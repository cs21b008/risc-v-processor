==> flow/design.v <==
`timescale 1ns / 1ps
module ps2_rx
	(
		input wire clk, reset, 
		input wire ps2d, ps2c, rx_en,     
		output reg rx_done_tick,          
		output reg [7:0] rx_data         
	);
	reg [3:0] b;
	initial
	   begin
	       b <= 4'h1;
	       rx_done_tick <= 1'b0;
	   end
	always @(negedge ps2c)
	   begin
	       case(b)
	           1:;
	           2:rx_data[0] <= ps2d;
	           3:rx_data[1] <= ps2d;
	           4:rx_data[2] <= ps2d;
	           5:rx_data[3] <= ps2d;
	           6:rx_data[4] <= ps2d;
	           7:rx_data[5] <= ps2d;
	           8:rx_data[6] <= ps2d;
	           9:rx_data[7] <= ps2d;
	           10:rx_done_tick <= 1'b1;
	           11: rx_done_tick <= 1'b0;
	       endcase
	       if( b <= 10 )
	           b <= b+1;
	       else if( b == 11 )
	           b <= 1;
	   end
endmodule
Step by step through the tools: ps2_rx

The steps from the RTL of ps2_rx to its reports follow in flow order.
Lines are those of the file above, counted from 1.
Operators: Yosys type, input widths -> output width; for muxes data width and select width s.
A cell with -- has no value.

Top module: ps2_rx
Clock input: ps2c
Standard-cell library: sky130hd
Timing corner: tt_025C_1v80

Elaborated design

Counts by Yosys on the flattened word-level netlist (proc, flatten, opt, wreduce; memories kept). Register bits leave out memories and registers merged into their read ports (data or address). Print and check cells are left out. Cells with the same type and inputs are merged into one.

Input bits: 5
Register bits after elaboration: 13
Output and inout bits: 9
Cells after elaboration: 27

Muxes and demuxes: 3
Equal/unequal tests: 10
Reductions and logical operators: 2
$add $sub $neg: 1
$lt $le $gt $ge: 1

Operator list:

| kind                | count |
| $eq 4x3->1 const B  | 4 |
| $eq 4x4->1 const B  | 4 |
| $eq 4x2->1 const B  | 2 |
| $mux 4              | 2 |
| $reduce_bool 2->1   | 2 |
| $add 4x1->4 const B | 1 |
| $le 4x4->1 const B  | 1 |
| $pmux 1 s2          | 1 |

Logic depth

Yosys ltp: most cells in a row. Word level: on the elaborated netlist, between registers, memories and ports. Mapped: between sequential cells and ports; inverters and the memories' decode and read muxes count.

Depth in word-level cells: 3
ABC_AREA: 0
Mapped depth: 5

Netlist

The flow's flattened synthesis, as Yosys stat reports it; memories are mapped. The netlist is that of the ABC_AREA named above (0 if unset); the other value can give another one.
Totals and module areas in this step are rounded.

Cells by type:

| cell type                 | count | total area (µm²) |
| sky130_fd_sc_hd__edfxtp_1 | 13    | 390.374 |
| sky130_fd_sc_hd__ha_1     | 4     | 50.048 |
| sky130_fd_sc_hd__and2_1   | 5     | 31.28 |
| sky130_fd_sc_hd__nor2b_4  | 2     | 27.526 |
| sky130_fd_sc_hd__and2_2   | 2     | 15.014 |
| sky130_fd_sc_hd__mux2_4   | 1     | 15.014 |
| sky130_fd_sc_hd__nor3b_1  | 2     | 15.014 |
| sky130_fd_sc_hd__inv_1    | 3     | 11.261 |
| sky130_fd_sc_hd__o21ai_0  | 2     | 10.01 |
| sky130_fd_sc_hd__nor2b_2  | 1     | 8.758 |
| sky130_fd_sc_hd__o21ai_2  | 1     | 8.758 |
| sky130_fd_sc_hd__nand2_1  | 2     | 7.507 |
| sky130_fd_sc_hd__nor2_1   | 2     | 7.507 |
| sky130_fd_sc_hd__a21oi_1  | 1     | 5.005 |
| sky130_fd_sc_hd__nand3_1  | 1     | 5.005 |
| sky130_fd_sc_hd__nor3_1   | 1     | 5.005 |
| sky130_fd_sc_hd__inv_2    | 1     | 3.754 |

Standard cells after synthesis: 44
Mapped area: 616.8 µm²
Mapped flip-flops: 13
Sequential area: 390.4 µm²

Hand-over note for ps2_rx

Stored flow runs of ps2_rx (2 of them; Yosys, OpenROAD, sky130hd). They differ in their settings and are not a sequence. Constraints: input delay and output delay 20% of the set period each, output load 0.01 pF.
"total power of the final layout": no workload was simulated; the value follows from the tool's default switching activity.
The measured numbers are rounded.
Among the settings, - means not set for that run.

| name                                      | flow run 1 | flow run 2 |
| period_ns                                 | 2.55       | 2.52       |
| CORE_UTILIZATION                          | 18         | 36         |
| PLACE_DENSITY_LB_ADDON                    | 0.17       | 0.17       |
| CORE_MARGIN                               | 3          | 9          |
| TNS_END_PERCENT                           | 65         | -          |
| GPL_TIMING_DRIVEN                         | 1          | 1          |
| CTS_CLUSTER_DIAMETER                      | 145        | 259        |
| SLEW_MARGIN                               | 10         | 15         |
| MAX_ROUTING_LAYER                         | met4       | met4       |
| CAP_MARGIN                                | 20         | 40         |
| CELL_PAD_IN_SITES_GLOBAL_PLACEMENT        | -          | 0          |
| GPL_ROUTABILITY_DRIVEN                    | -          | 1          |
| MIN_ROUTING_LAYER                         | -          | met2       |
| utilization after layout (%)              | 25.3       | 49.0       |
| overall die area (µm²)                    | 4165       | 3528       |
| standard-cell area after layout (µm²)     | 798.3      | 763.2      |
| setup slack of the critical path (ns)     | -0.061     | -0.072     |
| sum of negative setup slack (ns)          | -0.460     | -0.596     |
| worst hold slack in the final report (ns) | 0.672      | 0.651      |
| total power of the final layout (mW)      | 0.4362     | 0.4406     |
| synthesis area (µm²)                      | 616.8      | 616.8      |

End of note.
